==> flow/design.v <==
module TIMER (
    TSEC0, TSEC1, TMIN0, TMIN1, THOUR0, THOUR1,  
    CLK, RSTN, KEY3, KEY2, KEY1, KEY0, SW3, SW5, POWER
);
   input CLK, RSTN, KEY3, KEY2, KEY1, KEY0, SW3, SW5;
   output reg [3:0] TSEC0, TSEC1, TMIN0, TMIN1, THOUR0, THOUR1;
   output reg [17:0] POWER;
   reg [1:0] KEY_CNT;
   reg [12:0] CLK_CNT;
   reg [31:0] remaining_time, total_time;   
   reg [4:0] div_time;
	reg TIMER_ACTIVE;
   reg KEY3_SYNC0, KEY3_SYNC1, KEY2_SYNC0, KEY2_SYNC1, KEY1_SYNC0, KEY1_SYNC1, KEY0_SYNC0, KEY0_SYNC1;
   reg KEY3_PRESSED, KEY2_PRESSED, KEY1_PRESSED, KEY0_PRESSED;
   wire KEY3_STABLE, KEY2_STABLE, KEY1_STABLE, KEY0_STABLE;
   assign KEY3_STABLE = KEY3_SYNC1;
   assign KEY2_STABLE = KEY2_SYNC1;
   assign KEY1_STABLE = KEY1_SYNC1;
   assign KEY0_STABLE = KEY0_SYNC1;
   task DECREMENT_TIME;
   begin
      if (THOUR1 == 4'b0 && THOUR0 == 4'b0 && 
          TMIN1 == 4'b0 && TMIN0 == 4'b0 && 
          TSEC1 == 4'b0 && TSEC0 == 4'b0) begin
         TIMER_ACTIVE <= 1'b0;  
      end else begin
         if (TSEC0 == 4'b0) begin
            if (TSEC1 == 4'b0) begin
               TSEC1 <= 4'b0101;
               TSEC0 <= 4'b1001;
               if (TMIN0 == 4'b0) begin
                  if (TMIN1 == 4'b0) begin
                     TMIN1 <= 4'b0101;
                     TMIN0 <= 4'b1001;
                     if (THOUR0 == 4'b0) begin
                        if (THOUR1 != 4'b0) begin
                           THOUR1 <= THOUR1 - 4'b1;
                           THOUR0 <= 4'b1001;
                        end
                     end else begin
                        THOUR0 <= THOUR0 - 4'b1;
                     end
                  end else begin
                     TMIN1 <= TMIN1 - 4'b1;
                     TMIN0 <= 4'b1001;
                  end
               end else begin
                  TMIN0 <= TMIN0 - 4'b1;
               end
            end else begin
               TSEC1 <= TSEC1 - 4'b1;
               TSEC0 <= 4'b1001;
            end
         end else begin
            TSEC0 <= TSEC0 - 4'b1;
         end
      end
   end
   endtask
   always @(posedge CLK, negedge RSTN) begin
      if (!RSTN) begin
         {KEY3_SYNC0, KEY3_SYNC1, KEY2_SYNC0, KEY2_SYNC1, KEY1_SYNC0, KEY1_SYNC1, KEY0_SYNC0, KEY0_SYNC1} <= 0;
         TMIN0 <= 4'b0; TMIN1 <= 4'b0;
         THOUR0 <= 4'b0; THOUR1 <= 4'b0;
         TSEC0 <= 4'b1; TSEC1 <= 4'b0;
         div_time<=0;
         remaining_time<=0; total_time<=0;
         TIMER_ACTIVE <= 1'b0;
         CLK_CNT <= 13'b0;
			POWER<=0;
         KEY_CNT <=0;
      end else begin
         KEY3_SYNC0 <= KEY3;
         KEY3_SYNC1 <= KEY3_SYNC0;
         KEY2_SYNC0 <= KEY2;
         KEY2_SYNC1 <= KEY2_SYNC0;
         KEY1_SYNC0 <= KEY1;
         KEY1_SYNC1 <= KEY1_SYNC0;
         KEY0_SYNC0 <= KEY0;
         KEY0_SYNC1 <= KEY0_SYNC0;
         if (KEY3_STABLE && !KEY3_PRESSED) begin
            KEY_CNT <= (KEY_CNT == 2'b10) ? 2'b0 : KEY_CNT + 2'b1;
            KEY3_PRESSED <= 1'b1;
         end else if (!KEY3_STABLE) begin
            KEY3_PRESSED <= 1'b0;
         end
         case (KEY_CNT)
            0: begin
               if (KEY2_STABLE && !KEY2_PRESSED) begin
                  if ((TSEC1 == 4'b0101) && (TSEC0 == 4'b1001)) begin
                     TSEC1 <= 4'b0;
                     TSEC0 <= 4'b0;
                  end else if (TSEC0 == 4'b1001) begin
                     TSEC1 <= TSEC1 + 4'b1;
                     TSEC0 <= 4'b0;
                  end else begin
                     TSEC0 <= TSEC0 + 4'b1;
                  end
                  KEY2_PRESSED <= 1'b1;
               end else if (!KEY2_STABLE) begin
                  KEY2_PRESSED <= 1'b0;
               end
               if (KEY1_STABLE && !KEY1_PRESSED) begin
                  if ((TSEC1 == 4'b0) && (TSEC0 == 4'b0)) begin
                     TSEC1 <= 4'b0101;
                     TSEC0 <= 4'b1001;
                  end else if (TSEC0 == 4'b0) begin
                     TSEC1 <= TSEC1 - 4'b1;
                     TSEC0 <= 4'b1001;
                  end else begin
                     TSEC0 <= TSEC0 - 4'b1;
                  end
                  KEY1_PRESSED <= 1'b1;
               end else if (!KEY1_STABLE) begin
                  KEY1_PRESSED <= 1'b0;
               end
            end
            1: begin
               if (KEY2_STABLE && !KEY2_PRESSED) begin
                  if ((TMIN1 == 4'b0101) && (TMIN0 == 4'b1001)) begin
                     TMIN1 <= 4'b0;
                     TMIN0 <= 4'b0;
                  end else if (TMIN0 == 4'b1001) begin
                     TMIN1 <= TMIN1 + 4'b1;
                     TMIN0 <= 4'b0;
                  end else begin
                     TMIN0 <= TMIN0 + 4'b1;
                  end
                  KEY2_PRESSED <= 1'b1;
               end else if (!KEY2_STABLE) begin
                  KEY2_PRESSED <= 1'b0;
               end
               if (KEY1_STABLE && !KEY1_PRESSED) begin
                  if ((TMIN1 == 4'b0) && (TMIN0 == 4'b0)) begin
                     TMIN1 <= 4'b0101;
                     TMIN0 <= 4'b1001;
                  end else if (TMIN0 == 4'b0) begin
                     TMIN1 <= TMIN1 - 4'b1;
                     TMIN0 <= 4'b1001;
                  end else begin
                     TMIN0 <= TMIN0 - 4'b1;
                  end
                  KEY1_PRESSED <= 1'b1;
               end else if (!KEY1_STABLE) begin
                  KEY1_PRESSED <= 1'b0;
               end
            end
            2: begin
               if (KEY2_STABLE && !KEY2_PRESSED) begin
                  if ((THOUR1 == 4'b1001) && (THOUR0 == 4'b1001)) begin
                     THOUR1 <= 4'b0;
                     THOUR0 <= 4'b0;
                  end else if (THOUR0 == 4'b1001) begin
                     THOUR1 <= THOUR1 + 4'b1;
                     THOUR0 <= 4'b0;
                  end else begin
                     THOUR0 <= THOUR0 + 4'b1;
                  end
                  KEY2_PRESSED <= 1'b1;
               end else if (!KEY2_STABLE) begin
                  KEY2_PRESSED <= 1'b0;
               end
               if (KEY1_STABLE && !KEY1_PRESSED) begin
                  if ((THOUR1 == 4'b0) && (THOUR0 == 4'b0)) begin
                     THOUR1 <= 4'b1001;
                     THOUR0 <= 4'b1001;
                  end else if (THOUR0 == 4'b0) begin
                     THOUR1 <= THOUR1 - 4'b1;
                     THOUR0 <= 4'b1001;
                  end else begin
                     THOUR0 <= THOUR0 - 4'b1;
                  end
                  KEY1_PRESSED <= 1'b1;
               end else if (!KEY1_STABLE) begin
                  KEY1_PRESSED <= 1'b0;
               end
            end
         endcase
         if (KEY0_STABLE && !KEY0_PRESSED) begin
            if (SW5) begin
               if (!TIMER_ACTIVE) begin
                  KEY_CNT<=0;
                  total_time <= (THOUR1 * 10 * 3600 + THOUR0 * 3600 + TMIN1 * 10 * 60 + TMIN0 * 60 + TSEC1 * 10 + TSEC0)/18;
               end
					TIMER_ACTIVE <= ~TIMER_ACTIVE;
            end
            KEY0_PRESSED <= 1'b1;
         end else if (!KEY0_STABLE) begin
            KEY0_PRESSED <= 1'b0;
         end
         if (!SW5) begin
            TIMER_ACTIVE <= 1'b0;
            KEY_CNT<=0;
            POWER<=0;
            TSEC0 <= 4'b0; TSEC1 <= 4'b0;
            TMIN0 <= 4'b0; TMIN1 <= 4'b0;
            THOUR0 <= 4'b0; THOUR1 <= 4'b0;
         end
         if (TIMER_ACTIVE && SW5) begin
            if (SW3) begin
					if (CLK_CNT>50) CLK_CNT<=0;
               else if (CLK_CNT == 13'd50) begin
                  CLK_CNT <= 0;
                  DECREMENT_TIME;  
                  POWER_LED;
               end else begin
                  CLK_CNT <= CLK_CNT + 13'b1;
               end
            end else begin
               if (CLK_CNT == 13'd5000) begin 
                  CLK_CNT <= 0;
                  DECREMENT_TIME;  
                  POWER_LED;
               end else begin
                  CLK_CNT <= CLK_CNT + 13'b1;
               end
            end
         end
      end
   end
   task POWER_LED;
   begin
      remaining_time = THOUR1 * 10 * 3600 + THOUR0 * 3600 + TMIN1 * 10 * 60 + TMIN0 * 60 + TSEC1 * 10 + TSEC0;
      if ((THOUR1 == 0)&&(THOUR0 == 0)&&(TMIN1 == 0)&&(TMIN0 == 0)&&(TSEC1 == 0)&&(TSEC0 == 0)) begin
			POWER<=0;
      end else begin
			if (remaining_time<= total_time) div_time=0;
			else if (remaining_time<= 2*total_time) div_time=1;
			else if (remaining_time<= 3*total_time) div_time=2;
			else if (remaining_time<= 4*total_time) div_time=3;
			else if (remaining_time<= 5*total_time) div_time=4;
			else if (remaining_time<= 6*total_time) div_time=5;
			else if (remaining_time<= 7*total_time) div_time=6;
			else if (remaining_time<= 8*total_time) div_time=7;
			else if (remaining_time<= 9*total_time) div_time=8;
			else if (remaining_time<= 10*total_time) div_time=9;
			else if (remaining_time<= 11*total_time) div_time=10;
			else if (remaining_time<= 12*total_time) div_time=11;
			else if (remaining_time<= 13*total_time) div_time=12;
			else if (remaining_time<= 14*total_time) div_time=13;
			else if (remaining_time<= 15*total_time) div_time=14;
			else if (remaining_time<= 16*total_time) div_time=15;
			else if (remaining_time<= 17*total_time) div_time=16;
			else if (remaining_time<= 18*total_time) div_time=17;
			else if (remaining_time<= 19*total_time) div_time=18;
			else div_time=0;
         case (div_time)
            18: POWER <= 18'b111111111111111111;
            17: POWER <= 18'b111111111111111110;
            16: POWER <= 18'b111111111111111100;
            15: POWER <= 18'b111111111111111000;
            14: POWER <= 18'b111111111111110000;
            13: POWER <= 18'b111111111111100000;
            12: POWER <= 18'b111111111111000000;
            11: POWER <= 18'b111111111110000000;
            10: POWER <= 18'b111111111100000000;
             9: POWER <= 18'b111111111000000000;
             8: POWER <= 18'b111111110000000000;
             7: POWER <= 18'b111111100000000000;
             6: POWER <= 18'b111111000000000000;
             5: POWER <= 18'b111110000000000000;
             4: POWER <= 18'b111100000000000000;
             3: POWER <= 18'b111000000000000000;
             2: POWER <= 18'b110000000000000000;
             1: POWER <= 18'b100000000000000000;
             0: POWER <= 18'b000000000000000000;				
				default: POWER<=0; 
         endcase
      end
   end
   endtask
endmodule
From RTL to reports: TIMER
The steps from the RTL of TIMER to its reports follow in flow order.
Lines are those of the file above, counted from 1.
Operators carry their Yosys type and port widths (W data, S select, Z words).
{ "setup": {"design": "TIMER", "clock_port": "CLK", "library": "sky130hd", "lib_corner": "tt_025C_1v80"} }

Elaborated design
Yosys after proc, flatten, opt, wreduce and memory -nomap, before mapping. Memory bits, and registers merged into a memory's read port (data or address), are not among the register bits. Print and check cells are not counted.
Yosys's memory passes give these memory sizes; they may raise the number of words (mostly to a power of two), join words into wider ones and drop unused or constant bits.
{ "word_totals": {"reg_bits": 102, "rom_bits": 1152, "mem_count": 2, "word_cells": 299} }
{ "classes": {"n_addsub": 19, "multipliers": 21, "n_div": 1, "compare": 20, "equal": 14, "muxes": 164, "n_logic": 1, "n_reduce_logical": 34} }
{ "memory_table": {"columns": ["memory", "words", "width", "rd", "write_ports", "line", "rtl"], "rows": [
  ["(name not given)", 32, 18, 1, 0, 247, "case (div_time)"],
  ["(name not given)", 32, 18, 1, 0, 247, null]
]} }
{ "op_table": {"columns": ["operator", "n"], "rows": [
  ["$le A25 B32 Y1", 19],
  ["$mul A4 B32 Y32 const A", 4],
  ["$mux W4", 104],
  ["$mul A5 B32 Y32 const A", 2],
  ["$mul A3 B32 Y31 const A", 2],
  ["$mul A3 B32 Y32 const A", 2],
  ["$div A32 B5 Y32 const B", 1],
  ["$mux W18", 8],
  ["$mux W5", 27],
  ["$mul A4 B32 Y31 const A", 1],
  ["$mul A7 B8 Y15 const B", 1],
  ["$mul A2 B32 Y30 const A", 1],
  ["$mul A2 B32 Y31 const A", 1],
  ["$mul A2 B32 Y32 const A", 1],
  ["$mul A4 B3 Y7 const B", 3],
  ["$mux W13", 4],
  ["$mul A4 B8 Y12 const B", 1],
  ["$mul A7 B4 Y11 const B", 1],
  ["$mul A4 B4 Y8 const B", 1],
  ["$add A24 B4 Y25", 1],
  ["$add A23 B8 Y24", 1],
  ["$add A4 B1 Y4 const B", 6],
  ["$sub A4 B1 Y4 const B", 6],
  ["$logic_not A4 Y1", 6],
  ["$add A22 B10 Y23", 1],
  ["$add A21 B14 Y22", 1],
  ["$add A20 B16 Y21", 1],
  ["$eq A4 B4 Y1 const B", 4]
]} }
Other operator kinds: 21; their cells: 63.

Logic depth
Depth = most cells in a row (Yosys ltp): at word level without a register or memory, in the mapped netlist without a sequential cell, where the memories' decode and read muxes count.
{ "depth": {"word_depth": 32, "ABC_AREA": 0, "mapped_depth": 55, "depth_no_buf": 54} }

Synthesis result
The flow's flattened synthesis, as Yosys stat reports it; memories are mapped. The netlist is that of the ABC_AREA named above (0 if unset); the other value can give another one.
{ "by_type": {"columns": ["type", "n", "area_total_um2"], "rows": [
  ["sky130_fd_sc_hd__ha_1", 671, 8.4E+03],
  ["sky130_fd_sc_hd__fa_1", 138, 2762.65],
  ["sky130_fd_sc_hd__dfrtp_1", 82, 2.05E+03],
  ["sky130_fd_sc_hd__inv_1", 441, 1.66E+03],
  ["sky130_fd_sc_hd__a21oi_1", 279, 1.4E+03],
  ["sky130_fd_sc_hd__xnor2_1", 141, 1.23E+03],
  ["sky130_fd_sc_hd__o21ai_0", 236, 1.18E+03],
  ["sky130_fd_sc_hd__a21o_1", 130, 975.936],
  ["sky130_fd_sc_hd__nand2_1", 177, 664.387],
  ["sky130_fd_sc_hd__nand2b_1", 81, 506.736],
  ["sky130_fd_sc_hd__nor2_1", 129, 484.214],
  ["sky130_fd_sc_hd__nand3_1", 92, 460.442],
  ["sky130_fd_sc_hd__nand4_1", 68, 425.408],
  ["sky130_fd_sc_hd__nor2b_1", 63, 394.128],
  ["sky130_fd_sc_hd__xor2_1", 41, 359.094],
  ["sky130_fd_sc_hd__o21bai_1", 35, 262.752],
  ["sky130_fd_sc_hd__o21a_1", 32, 240.23],
  ["sky130_fd_sc_hd__a31oi_1", 36, 225.216]
]} }
Not listed: further types 88, cells in them 505.
{ "mapped": {"mapped_cells": 3377, "yosys_area_um2": 27581.5, "sequential_area_um2": 2198.4, "flip_flops": 87} }

Worst setup path after synthesis
Path of least setup slack by OpenSTA after synthesis, without wires, with an ideal clock, recovery checks aside; 20% of the period is set as input and as output delay. Where synthesis merged equal registers, the netlist keeps one of their names.
{ "synth_timing": {"path_type": "reg2reg", "from": "reg TMIN1[1]", "to": "reg total_time[1]", "clock_period_ns": 15.2, "setup_ns": 0.133, "arrival_ns": 12.531, "t_required_ns": 15.067, "setup_slack_ns": 2.536, "path_delay_ns": 12.664, "driving_pins": 51, "path_buffers": 1, "period_less_setup_slack_ns": 12.664} }
"path_delay_ns" = arrival - input delay + setup time.
"driving_pins" counts driving pins, that of a launching flip-flop among them; a cell with two outputs on the path counts twice.
"period_less_setup_slack_ns" is the clock period less the worst setup slack; recovery checks do not enter. This is arithmetic on one report: input and output delays are still those of the set period (20% each).
The rows between start and end are the longest chain of elaborated cells between them; the timing report does not say that the signal goes this way. Where chains are equally long, one stands for them.
A line is the first line of the expression or statement that the cell stems from. Yosys adds cells for indexed reads and writes and turns some case tables into memories.
A register here has more assigning lines than the two given.
{ "synth_between": {"cell_sequence": "sky130_fd_sc_hd__dfrtp_1 > sky130_fd_sc_hd__ha_1 > sky130_fd_sc_hd__ha_1 > sky130_fd_sc_hd__xor2_1 > sky130_fd_sc_hd__inv_1 > sky130_fd_sc_hd__fa_1 > sky130_fd_sc_hd__inv_1 > sky130_fd_sc_hd__fa_1 > sky130_fd_sc_hd__inv_1 > sky130_fd_sc_hd__ha_1 > sky130_fd_sc_hd__inv_1 > sky130_fd_sc_hd__o21ai_0 > sky130_fd_sc_hd__a21oi_1 > sky130_fd_sc_hd__o21bai_1 > sky130_fd_sc_hd__a21oi_1 > sky130_fd_sc_hd__xnor2_1 > sky130_fd_sc_hd__fa_1 > sky130_fd_sc_hd__ha_1 > [15 not listed] > sky130_fd_sc_hd__a2111oi_4 > sky130_fd_sc_hd__mux2i_1 > sky130_fd_sc_hd__or2_1 > sky130_fd_sc_hd__a2bb2oi_1 > sky130_fd_sc_hd__nor2b_1 > sky130_fd_sc_hd__o211ai_2 > sky130_fd_sc_hd__a21oi_2 > sky130_fd_sc_hd__or3_1 > sky130_fd_sc_hd__nand3_1 > sky130_fd_sc_hd__o211a_1 > sky130_fd_sc_hd__a31oi_1 > sky130_fd_sc_hd__mux2_2 > sky130_fd_sc_hd__or3_4 > sky130_fd_sc_hd__o21bai_2 > sky130_fd_sc_hd__a211oi_1 > sky130_fd_sc_hd__or4_1 > sky130_fd_sc_hd__a211oi_1 > sky130_fd_sc_hd__a21oi_1", "elab_chain_len": 7, "cone_cells": 7, "classes_between": "add/sub (4); mul (2); div (1)"} }
{ "synth_lines": {"columns": ["element", "line", "rtl"], "rows": [
  ["start: declaration", 6, "output reg [3:0] TSEC0, TSEC1, TMIN0, TMIN1, THOUR0, THOUR1;"],
  ["start: assignment", 124, "TMIN1 <= TMIN1 + 4'b1;"],
  ["start: assignment", 138, "TMIN1 <= TMIN1 - 4'b1;"],
  ["$mul A4 B3 Y7", 183, "total_time <= (THOUR1 * 10 * 3600 + THOUR0 * 3600 + TMIN1 * 10 * 60 + TMIN0 * 60 + TSEC1 * 10 + TSEC0)/18;"],
  ["$mul A7 B4 Y11", 183, null],
  ["$add A21 B14 Y22", 183, null],
  ["$add A22 B10 Y23", 183, null],
  ["$add A23 B8 Y24", 183, null],
  ["$add A24 B4 Y25", 183, null],
  ["$div A32 B5 Y32", 183, null],
  ["end: assignment", 67, "remaining_time<=0; total_time<=0;"],
  ["end: assignment", 183, null],
  ["end: declaration", 10, "reg [31:0] remaining_time, total_time;"]
]} }

Timing after layout
Path of least setup slack in the final report of stored run 1 (OpenROAD, finished layout, wires in). Where an end is a register, its clock arrival counts in the times.
{ "layout_timing": {"path_type": "reg2reg", "from": "reg TMIN1[1]", "to": "reg total_time[1]", "clock_period_ns": 23.3, "setup_ns": 0.13, "arrival_ns": 14.53, "t_required_ns": 23.55, "setup_slack_ns": 9.02, "driving_pins": 52, "path_buffers": 2} }
The rows between start and end are the longest chain of elaborated cells between them; the timing report does not say that the signal goes this way. Where chains are equally long, one stands for them.
A register here has more assigning lines than the two given.
{ "layout_between": {"cell_sequence": "sky130_fd_sc_hd__dfrtp_1 > sky130_fd_sc_hd__ha_1 > sky130_fd_sc_hd__ha_1 > sky130_fd_sc_hd__xor2_1 > sky130_fd_sc_hd__inv_1 > sky130_fd_sc_hd__fa_1 > sky130_fd_sc_hd__inv_1 > sky130_fd_sc_hd__fa_1 > sky130_fd_sc_hd__inv_1 > sky130_fd_sc_hd__ha_1 > sky130_fd_sc_hd__inv_1 > sky130_fd_sc_hd__o21ai_0 > sky130_fd_sc_hd__a21oi_1 > sky130_fd_sc_hd__o21bai_1 > sky130_fd_sc_hd__a21oi_1 > sky130_fd_sc_hd__xnor2_1 > sky130_fd_sc_hd__fa_1 > sky130_fd_sc_hd__ha_1 > [16 not listed] > sky130_fd_sc_hd__a2111oi_4 > sky130_fd_sc_hd__mux2i_1 > sky130_fd_sc_hd__or2_1 > sky130_fd_sc_hd__a2bb2oi_1 > sky130_fd_sc_hd__nor2b_1 > sky130_fd_sc_hd__o211ai_2 > sky130_fd_sc_hd__mux2_2 > sky130_fd_sc_hd__a21oi_1 > sky130_fd_sc_hd__o21ai_1 > sky130_fd_sc_hd__o211a_1 > sky130_fd_sc_hd__a31oi_1 > sky130_fd_sc_hd__mux2_2 > sky130_fd_sc_hd__or3_4 > sky130_fd_sc_hd__o21bai_2 > sky130_fd_sc_hd__a211oi_1 > sky130_fd_sc_hd__or4_1 > sky130_fd_sc_hd__a211oi_1 > sky130_fd_sc_hd__a21oi_1", "elab_chain_len": 7, "cone_cells": 7, "classes_between": "add/sub (4); mul (2); div (1)"} }
{ "layout_lines": {"columns": ["element", "line", "rtl"], "rows": [
  ["start: declaration", 6, "output reg [3:0] TSEC0, TSEC1, TMIN0, TMIN1, THOUR0, THOUR1;"],
  ["start: assignment", 124, "TMIN1 <= TMIN1 + 4'b1;"],
  ["start: assignment", 138, "TMIN1 <= TMIN1 - 4'b1;"],
  ["$mul A4 B3 Y7", 183, "total_time <= (THOUR1 * 10 * 3600 + THOUR0 * 3600 + TMIN1 * 10 * 60 + TMIN0 * 60 + TSEC1 * 10 + TSEC0)/18;"],
  ["$mul A7 B4 Y11", 183, null],
  ["$add A21 B14 Y22", 183, null],
  ["$add A22 B10 Y23", 183, null],
  ["$add A23 B8 Y24", 183, null],
  ["$add A24 B4 Y25", 183, null],
  ["$div A32 B5 Y32", 183, null],
  ["end: assignment", 67, "remaining_time<=0; total_time<=0;"],
  ["end: assignment", 183, null],
  ["end: declaration", 10, "reg [31:0] remaining_time, total_time;"]
]} }

Data sheet: physical implementation of TIMER

Measured data: module TIMER, platform sky130hd, 2 stored runs of the flow under differing settings, order arbitrary. Input and output delays are each 20% of the period that was set; the output load is 0.01 pF.
"clock period reached": clock period set for the run, less the worst setup slack. It is reckoned from that one timing run; input and output delays stay at 20% of the period that was set.
"worst path time" is the time allowed to the run's worst setup path (the clock period less input and output delay, where it has them) less its slack. Clock arrival times count: a late capture clock shortens it, a late launch clock lengthens it.

==> stored run 1: settings <==
{ "period_ns": 23.3, "CORE_UTILIZATION": 26, "SETUP_SLACK_MARGIN": 5.0, "PLACE_DENSITY": 0.76, "CORE_ASPECT_RATIO": 0.84, "CELL_PAD_IN_SITES_GLOBAL_PLACEMENT": 1, "CTS_CLUSTER_SIZE": 61, "CAP_MARGIN": 25, "SLEW_MARGIN": 30, "MAX_ROUTING_LAYER": "met5", "CORE_MARGIN": 2 }
==> stored run 1: results <==
die area: 108713.0 sq um
standard-cell area after layout: 30275.3 sq um
setup slack of the critical path: 9.022 ns
worst path time: 14.28 ns
worst setup path type: reg2reg
total negative slack on setup checks: 0.000 ns
clock period reached: 14.278 ns
netlist area reported by Yosys: 27581.5 sq um
utilization: 28.8 %
worst hold slack in the final report: 0.357 ns

==> stored run 2: settings <==
{ "period_ns": 14.7, "SETUP_SLACK_MARGIN": -1.47, "CAP_MARGIN": 20, "CORE_MARGIN": 2, "CORE_UTILIZATION": 40, "SLEW_MARGIN": 20 }
==> stored run 2: results <==
total negative slack on setup checks: 0.000 ns
clock period reached: 14.104 ns
utilization: 43.2 %
worst path time: 14.10 ns
worst setup path type: reg2reg
setup slack of the critical path: 0.596 ns
worst hold slack in the final report: 0.348 ns
netlist area reported by Yosys: 27581.5 sq um
standard-cell area after layout: 29609.6 sq um
die area: 71070.2 sq um
